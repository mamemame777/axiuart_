==> flow/design.v <==
`timescale 1ns / 1ps
interface axi4_lite_if #(
    parameter int ADDR_WIDTH = 32,
    parameter int DATA_WIDTH = 32
)(
    input logic clk,
    input logic rst
);
    logic [ADDR_WIDTH-1:0]  awaddr;
    logic [2:0]             awprot;
    logic                   awvalid;
    logic                   awready;
    logic [DATA_WIDTH-1:0]  wdata;
    logic [DATA_WIDTH/8-1:0] wstrb;
    logic                   wvalid;
    logic                   wready;
    logic [1:0]             bresp;
    logic                   bvalid;
    logic                   bready;
    logic [ADDR_WIDTH-1:0]  araddr;
    logic [2:0]             arprot;
    logic                   arvalid;
    logic                   arready;
    logic [DATA_WIDTH-1:0]  rdata;
    logic [1:0]             rresp;
    logic                   rvalid;
    logic                   rready;
    modport master (
        output awaddr,
        output awprot,
        output awvalid,
        input  awready,
        output wdata,
        output wstrb,
        output wvalid,
        input  wready,
        input  bresp,
        input  bvalid,
        output bready,
        output araddr,
        output arprot,
        output arvalid,
        input  arready,
        input  rdata,
        input  rresp,
        input  rvalid,
        output rready
    );
    modport slave (
        input  awaddr,
        input  awprot,
        input  awvalid,
        output awready,
        input  wdata,
        input  wstrb,
        input  wvalid,
        output wready,
        output bresp,
        output bvalid,
        input  bready,
        input  araddr,
        input  arprot,
        input  arvalid,
        output arready,
        output rdata,
        output rresp,
        output rvalid,
        input  rready
    );
    modport monitor (
        input awaddr,
        input awprot,
        input awvalid,
        input awready,
        input wdata,
        input wstrb,
        input wvalid,
        input wready,
        input bresp,
        input bvalid,
        input bready,
        input araddr,
        input arprot,
        input arvalid,
        input arready,
        input rdata,
        input rresp,
        input rvalid,
        input rready
    );
    logic aclk;
    logic aresetn;
    assign aclk = clk;
    assign aresetn = ~rst;   
endinterface
`timescale 1ns / 1ps
package axiuart_reg_pkg;
    parameter int BASE_ADDR = 32'h00001000;
    parameter int REG_CONTROL      = 32'h00001000;   
    parameter int REG_STATUS       = 32'h00001004;   
    parameter int REG_CONFIG       = 32'h00001008;   
    parameter int REG_DEBUG        = 32'h0000100C;   
    parameter int REG_TX_COUNT     = 32'h00001010;   
    parameter int REG_RX_COUNT     = 32'h00001014;   
    parameter int REG_FIFO_STAT    = 32'h00001018;   
    parameter int REG_VERSION      = 32'h0000101C;   
    parameter int REG_TEST_0       = 32'h00001020;   
    parameter int REG_TEST_1       = 32'h00001024;   
    parameter int REG_TEST_2       = 32'h00001028;   
    parameter int REG_TEST_3       = 32'h0000102C;   
    parameter int REG_TEST_4       = 32'h00001040;   
    parameter int REG_TEST_LED     = 32'h00001044;   
    parameter int REG_TEST_5       = 32'h00001050;   
    parameter int REG_TEST_6       = 32'h00001080;   
    parameter int REG_TEST_7       = 32'h00001100;   
    parameter int REGISTER_COUNT = 17;
endpackage : axiuart_reg_pkg
`timescale 1ns / 1ps
module Uart_Tx #(
    parameter int CLK_FREQ_HZ = 125_000_000,    
    parameter int BAUD_RATE = 115200,           
    parameter int OVERSAMPLE = 16               
)(
    input  logic       clk,
    input  logic       rst,
    input  logic       soft_reset_request,     
    input  logic [7:0] tx_data,                
    input  logic       tx_start,               
    input  logic       uart_cts_n,             
    input  logic [15:0] baud_divisor,          
    output logic       uart_tx,                
    output logic       tx_busy,                
    output logic       tx_done                 
);
    localparam int DEFAULT_DIV_CALC = (BAUD_RATE > 0) ? (CLK_FREQ_HZ / BAUD_RATE) : 1;
    localparam int DEFAULT_DIV_CLAMP = (DEFAULT_DIV_CALC < 1)
        ? 1
        : ((DEFAULT_DIV_CALC > 16'hFFFF) ? 16'hFFFF : DEFAULT_DIV_CALC);
    localparam logic [15:0] DEFAULT_BAUD_DIVISOR = 16'(DEFAULT_DIV_CLAMP);
    logic [15:0] config_baud_divisor;
    logic [15:0] active_baud_divisor;
    logic [15:0] baud_limit;
    logic [15:0] baud_counter;
    logic        baud_tick;
    logic [3:0] bit_counter;
    typedef enum logic [2:0] {
        IDLE,
        START_BIT,
        DATA_BITS,
        STOP_BIT
    } tx_state_t;
    tx_state_t tx_state, tx_state_next;
    logic [7:0] tx_shift_reg;
    logic [7:0] tx_shift_reg_next;
    logic [7:0] debug_uart_tx_shift_reg;     
    logic       debug_uart_tx_bit;           
    logic [2:0] debug_uart_tx_state;         
    logic [3:0] debug_uart_bit_counter;      
    always_comb begin
        int unsigned candidate;
        candidate = (baud_divisor != 16'd0) ? baud_divisor : DEFAULT_BAUD_DIVISOR;
        if (candidate < 1) begin
            candidate = 1;
        end else if (candidate > 16'hFFFF) begin
            candidate = 16'hFFFF;
        end
    config_baud_divisor = 16'(candidate);
    end
    always_ff @(posedge clk) begin
        if (rst) begin
            active_baud_divisor <= DEFAULT_BAUD_DIVISOR;
        end else if (!tx_busy) begin
            active_baud_divisor <= config_baud_divisor;
        end
    end
    always_comb begin
        baud_limit = (active_baud_divisor > 16'd0) ? (active_baud_divisor - 16'd1) : 16'd0;
    end
    always_ff @(posedge clk) begin
        if (rst) begin
            baud_counter <= '0;
        end else if (soft_reset_request) begin
            baud_counter <= '0;
        end else begin
            if (tx_busy) begin
                if (baud_counter == baud_limit) begin
                    baud_counter <= '0;
                end else begin
                    baud_counter <= baud_counter + 1;
                end
            end else begin
                baud_counter <= '0;
            end
        end
    end
    assign baud_tick = tx_busy && (baud_counter == baud_limit);
    always_ff @(posedge clk) begin
        if (rst) begin
            tx_state <= IDLE;
            bit_counter <= '0;
            tx_shift_reg <= '0;
        end else if (soft_reset_request) begin
            tx_state <= IDLE;
            bit_counter <= '0;
            tx_shift_reg <= '0;
        end else begin
            tx_state <= tx_state_next;
            tx_shift_reg <= tx_shift_reg_next;  
            if (tx_state_next == IDLE) begin
                bit_counter <= '0;
            end else if (tx_state == DATA_BITS && baud_tick && bit_counter <= 7) begin
                bit_counter <= bit_counter + 1;
            end
        end
    end
    always_comb begin
        tx_state_next = tx_state;
        tx_shift_reg_next = tx_shift_reg;  
        case (tx_state)
            IDLE: begin
                if (tx_start && !uart_cts_n) begin
                    tx_state_next = START_BIT;
                    tx_shift_reg_next = tx_data;  
                end
            end
            START_BIT: begin
                if (baud_tick && !uart_cts_n) begin
                    tx_state_next = DATA_BITS;
                end
            end
            DATA_BITS: begin
                if (baud_tick) begin
                    if (bit_counter >= 7) begin
                        tx_state_next = STOP_BIT;
                    end else begin
                        tx_shift_reg_next = {1'b0, tx_shift_reg[7:1]};
                    end
                end
            end
            STOP_BIT: begin
                if (baud_tick) begin
                    tx_state_next = IDLE;
                end
            end
        endcase
    end
    logic uart_tx_int;
    logic tx_done_int;
    always_comb begin
        uart_tx_int = 1'b1;   
        case (tx_state)
            IDLE:      uart_tx_int = 1'b1;          
            START_BIT: uart_tx_int = 1'b0;          
            DATA_BITS: uart_tx_int = tx_shift_reg[0];  
            STOP_BIT:  uart_tx_int = 1'b1;          
            default:   uart_tx_int = 1'b1;          
        endcase
    end
    always_ff @(posedge clk) begin
        if (rst) begin
            tx_done_int <= 1'b0;
        end else begin
            tx_done_int <= (tx_state == STOP_BIT) && baud_tick;
        end
    end
    assign uart_tx = uart_tx_int;
    assign tx_busy = (tx_state != IDLE);
    assign tx_done = tx_done_int;
    assign debug_uart_tx_shift_reg = tx_shift_reg;
    assign debug_uart_tx_bit = uart_tx_int;
    assign debug_uart_tx_state = tx_state;
    assign debug_uart_bit_counter = bit_counter;
endmodule
* From RTL to reports: Uart_Tx
The steps from the RTL of Uart_Tx to its reports follow in flow order.
Line numbers count from 1 in the design file above.
Operators: Yosys type, input widths -> output width; for muxes data width and select width s.
Library cell names are shortened.
A cell with - has no value.
- Top module :: Uart_Tx
- Clock input :: clk
- Cell library :: sky130hd
- Library corner :: tt_025C_1v80

* After elaboration
Yosys after proc, flatten, opt, wreduce and memory -nomap, before mapping. Memory bits, and registers merged into a memory's read port (data or address), are not among the register bits. Print and check cells are not counted. Equal cells are merged and count once.
- Register bits :: 48
- Bits of input ports :: 29
- Output and inout bits :: 3
- Elaborated cells :: 53
- Add/subtract/negate cells :: 3
- Magnitude comparators :: 5
- Eq/ne operators :: 7
- Mux-type cells :: 15
- Bitwise operators :: 1
- Reductions and logical operators :: 16
** Operators with widths (count)
- $mux 16 :: 4
- $mux 8 :: 3
- $add 16x1->16 const B :: 1
- $sub 16x1->16 const B :: 1
- $gt 16x1->1 const B :: 1
- $lt 16x1->1 const B :: 1
- $gt 16x16->1 const B :: 1
- $eq 16x16->1 :: 1
- $reduce_bool 16->1 :: 1
- $pmux 8 s2 :: 1
- $mux 3 :: 5
- $pmux 3 s4 :: 1
- $logic_and 1x1->1 :: 6
- $ne 2x2->1 const B :: 3
- $eq 3x2->1 const B :: 2
- $logic_not 3->1 :: 2
- $add 4x1->4 const B :: 1
- $ge 4x3->1 const B :: 1
- $le 4x3->1 const B :: 1
- $reduce_and 4->1 :: 1
- $reduce_or 4->1 :: 1
- $eq 3x1->1 const B :: 1
- $reduce_bool 3->1 :: 1
- $reduce_or 3->1 :: 1
- $reduce_bool 2->1 :: 1
- $reduce_or 2->1 :: 1
- $pmux 1 s2 :: 1
- $not 1->1 :: 1
- $logic_not 1->1 :: 1

* Logic depth
Yosys ltp: most cells in a row. Word level: on the elaborated netlist, between registers, memories and ports. Mapped: between sequential cells and ports; inverters and the memories' decode and read muxes count.
- Word-level depth :: 9
- ABC_AREA :: 0
- Mapped depth :: 13
- Depth with buffers taken out :: 11

* Synthesis result
The flow's flattened synthesis, as Yosys stat reports it; memories are mapped. The netlist is that of the ABC_AREA named above (0 if unset); the other value can give another one.
** Cells by type
- dfxtp_1 :: count 48, total area 960.922 µm²
- xnor2_1 :: count 22, total area 192.685 µm²
- nor2_1 :: count 41, total area 153.898 µm²
- xor2_1 :: count 12, total area 105.101 µm²
- or3_1 :: count 15, total area 93.84 µm²
- nor3_1 :: count 18, total area 90.086 µm²
- nand3_1 :: count 16, total area 80.077 µm²
- nor4_1 :: count 12, total area 75.072 µm²
- inv_1 :: count 19, total area 71.318 µm²
- a21oi_1 :: count 14, total area 70.067 µm²
- a22oi_1 :: count 9, total area 67.565 µm²
- buf_6 :: count 6, total area 67.565 µm²
- nand2b_1 :: count 10, total area 62.56 µm²
- nand2_1 :: count 16, total area 60.058 µm²
- nand4_1 :: count 9, total area 56.304 µm²
- o211ai_1 :: count 7, total area 52.55 µm²
- o22ai_1 :: count 8, total area 50.048 µm²
- clkbuf_1 :: count 12, total area 45.043 µm²
Not listed: further types 56, cells in them 89.
- Cells in the netlist :: 383
- Cell area after synthesis :: 3143.0 µm²
- Area of sequential cells :: 960.9 µm²
- Mapped flip-flops :: 48
- Buffer cells :: 23

* Path before layout
Path of least setup slack by OpenSTA after synthesis, without wires, with an ideal clock, recovery checks aside; 20% of the period is set as input and as output delay. Where synthesis merged equal registers, the netlist keeps one of their names.
- Kind :: register -> register
- Start :: register active_baud_divisor[2]
- End :: register bit_counter[0]
- Period :: 5.38 ns
- Setup time :: 0.127 ns
- Time at the first pin :: 0.000 ns
- Arrival time :: 2.823 ns
- Data required time :: 5.253 ns
- Slack :: 2.429 ns
- Path delay :: 2.950 ns
- Driving pins on the path :: 11
- Path buffers :: 1
- Synthesis period reached :: 2.951 ns
"path delay" = arrival - input delay + setup time.
"driving pins on the path" counts driving pins, that of a launching flip-flop among them; a cell with two outputs on the path counts twice.
"synthesis period reached" is the clock period less the worst setup slack; recovery checks do not enter. This is arithmetic on one report: input and output delays are still those of the set period (20% each).
The rows between start and end are the longest chain of elaborated cells between them; the timing report does not say that the signal goes this way. Where chains are equally long, one stands for them.
A line is the first line of the expression or statement that the cell stems from. Yosys adds cells for indexed reads and writes and turns some case tables into memories.
A register here has more assigning lines than the two given.
- Cells stage by stage :: dfxtp_1 > buf_6 > or4_4 > or4_1 > and2_4 > o311ai_2 > o211a_1 > nand4b_4 > o31a_1 > nor4b_4 > nor3_1
- Cells in the longest elaborated chain :: 9
- Elaborated cells between the ends (all ways) :: 14
- Classes of those cells :: add/sub: 1; compare: 1; eq/ne: 1; mux: 5; reduce/logical: 6
** RTL lines, path post-synthesis
- start: declaration :: line 141 : logic [15:0] active_baud_divisor;
- start: assignment :: line 171 : active_baud_divisor <= DEFAULT_BAUD_DIVISOR;
- start: assignment :: line 173 : active_baud_divisor <= config_baud_divisor;
- $gt 16x1->1 :: line 177 : baud_limit = (active_baud_divisor > 16'd0) ? (active_baud_divisor - 16'd1) : 16'd0;
- $mux 16 :: line 177
- $eq 16x16->1 :: line 196 : assign baud_tick = tx_busy && (baud_counter == baud_limit);
- $logic_and 1x1->1 :: line 196
- $logic_and 1x1->1 :: line 227 : if (baud_tick && !uart_cts_n) begin
- $mux 3 :: line 227
- $pmux 3 s4 :: line 219 : case (tx_state)
- $logic_not 3->1 :: line 209 : if (tx_state_next == IDLE) begin
- $reduce_or 3->1
- end: assignment :: line 210 : bit_counter <= '0;
- end: assignment :: line 212 : bit_counter <= bit_counter + 1;
- end: declaration :: line 145 : logic [3:0] bit_counter;

* Timing after layout
Path of least setup slack in the final report of run 1 (OpenROAD, finished layout, wires in). Where an end is a register, its clock arrival counts in the times.
- Kind :: register -> register
- Start :: register active_baud_divisor[6]
- End :: register bit_counter[2]
- Period :: 4.68 ns
- Setup time :: 0.14 ns
- Time at the first pin :: 0.35 ns
- Arrival time :: 4.65 ns
- Data required time :: 4.89 ns
- Slack :: 0.24 ns
- Driving pins on the path :: 12
- Path buffers :: 2
The rows between start and end are the longest chain of elaborated cells between them; the timing report does not say that the signal goes this way. Where chains are equally long, one stands for them.
A register here has more assigning lines than the two given.
- Cells stage by stage :: dfxtp_1 > buf_6 > nor4_1 > buf_2 > nand4_1 > xor2_1 > or4b_2 > nand3_1 > nand2_1 > o31a_1 > nor4b_4 > nor3_1
- Cells in the longest elaborated chain :: 9
- Elaborated cells between the ends (all ways) :: 14
- Classes of those cells :: add/sub: 1; compare: 1; eq/ne: 1; mux: 5; reduce/logical: 6
** RTL lines, path post-layout
- start: declaration :: line 141 : logic [15:0] active_baud_divisor;
- start: assignment :: line 171 : active_baud_divisor <= DEFAULT_BAUD_DIVISOR;
- start: assignment :: line 173 : active_baud_divisor <= config_baud_divisor;
- $gt 16x1->1 :: line 177 : baud_limit = (active_baud_divisor > 16'd0) ? (active_baud_divisor - 16'd1) : 16'd0;
- $mux 16 :: line 177
- $eq 16x16->1 :: line 196 : assign baud_tick = tx_busy && (baud_counter == baud_limit);
- $logic_and 1x1->1 :: line 196
- $logic_and 1x1->1 :: line 227 : if (baud_tick && !uart_cts_n) begin
- $mux 3 :: line 227
- $pmux 3 s4 :: line 219 : case (tx_state)
- $logic_not 3->1 :: line 209 : if (tx_state_next == IDLE) begin
- $reduce_or 3->1
- end: assignment :: line 210 : bit_counter <= '0;
- end: assignment :: line 212 : bit_counter <= bit_counter + 1;
- end: declaration :: line 145 : logic [3:0] bit_counter;

Memo
Re: implementation data of Uart_Tx

Uart_Tx through Yosys and OpenROAD on sky130hd: 2 stored runs, unordered, with their settings and measured results. The constraints put input and output delay at 20% of the set period each and load the outputs with 0.01 pF.
"achieved period" is the run's clock period less its worst setup slack. It is reckoned from that one timing run; input and output delays stay at 20% of the period that was set.
"allowed time less slack (worst setup path)" means the part of the period allowed to the worst setup path (the constraints hold back 20% at inputs and 20% at outputs) less its slack; where the path has registers, the arrival times of their clocks count too.
"power consumption" rests on the timing tool's default activity at the inputs, not on a simulated workload.

* Run 1
** Files
==> flow/run.sh <==
#!/bin/bash
# the make line also repeats the synthesis and layout settings of config.mk as NAME=value (left out here)
make -C /OpenROAD-flow-scripts/flow DESIGN_CONFIG=/design/flow/config.mk WORK_HOME=/design/flow/orfs CLKGATE_MAP_FILE= finish
==> flow/config.mk <==
export PLATFORM = sky130hd
export DESIGN_NAME = Uart_Tx
export DESIGN_NICKNAME = Uart_Tx
export VERILOG_FILES = /design/flow/design.v
export SDC_FILE = /design/flow/constraint.sdc
export NUM_CORES = 4
export LEC_CHECK = 0
export CAP_MARGIN = 15
export CELL_PAD_IN_SITES_DETAIL_PLACEMENT = 1
export CORE_ASPECT_RATIO = 0.52
export CORE_MARGIN = 2
export CORE_UTILIZATION = 59
export CTS_CLUSTER_SIZE = 99
export GPL_TIMING_DRIVEN = 0
export MAX_ROUTING_LAYER = met4
export SETUP_SLACK_MARGIN = 0.39
export SLEW_MARGIN = 20
==> flow/constraint.sdc <==
create_clock -name core_clock -period 4.68 [get_ports {clk}]
set_input_delay 0.9360 -clock core_clock [delete_from_list [all_inputs] [get_ports {clk}]]
set_output_delay 0.9360 -clock core_clock [all_outputs]
set_load 0.01 [all_outputs]
** Results
- Worst hold slack :: 0.502 ns
- Post-synthesis cell area :: 3143.0 µm²
- Die area :: 5958.3 µm²
- Setup slack of the worst path :: 0.243 ns
- Post-route setup TNS :: 0.000 ns
- Standard-cell area of the final layout :: 3664.8 µm²
- Achieved period :: 4.437 ns
- Allowed time less slack (worst setup path) :: 4.44 ns
- Type of the worst setup path :: register -> register
- Post-route utilization :: 70.4%
- Power consumption :: 0.9763 mW

* Run 2
** Files
==> flow/run.sh <==
#!/bin/bash
# the make line also repeats the synthesis and layout settings of config.mk as NAME=value (left out here)
make -C /OpenROAD-flow-scripts/flow DESIGN_CONFIG=/design/flow/config.mk WORK_HOME=/design/flow/orfs CLKGATE_MAP_FILE= finish
==> flow/config.mk <==
export PLATFORM = sky130hd
export DESIGN_NAME = Uart_Tx
export DESIGN_NICKNAME = Uart_Tx
export VERILOG_FILES = /design/flow/design.v
export SDC_FILE = /design/flow/constraint.sdc
export NUM_CORES = 4
export LEC_CHECK = 0
export CAP_MARGIN = 0
export CELL_PAD_IN_SITES_DETAIL_PLACEMENT = 2
export CORE_ASPECT_RATIO = 1.56
export CORE_MARGIN = 2
export CORE_UTILIZATION = 16
export CTS_CLUSTER_SIZE = 88
export GPL_ROUTABILITY_DRIVEN = 1
export GPL_TIMING_DRIVEN = 0
export MIN_ROUTING_LAYER = met2
export PLACE_DENSITY_LB_ADDON = 0.19
export SLEW_MARGIN = 35
export TNS_END_PERCENT = 25
==> flow/constraint.sdc <==
create_clock -name core_clock -period 2.7 [get_ports {clk}]
set_input_delay 0.5400 -clock core_clock [delete_from_list [all_inputs] [get_ports {clk}]]
set_output_delay 0.5400 -clock core_clock [all_outputs]
set_load 0.01 [all_outputs]
** Results
- Worst hold slack :: 0.447 ns
- Post-synthesis cell area :: 3143.0 µm²
- Die area :: 20808.9 µm²
- Setup slack of the worst path :: -0.484 ns
- Post-route setup TNS :: -12.775 ns
- Standard-cell area of the final layout :: 4473.0 µm²
- Achieved period :: 3.184 ns
- Allowed time less slack (worst setup path) :: 3.18 ns
- Type of the worst setup path :: register -> register
- Post-route utilization :: 23.0%
- Power consumption :: 1.799 mW
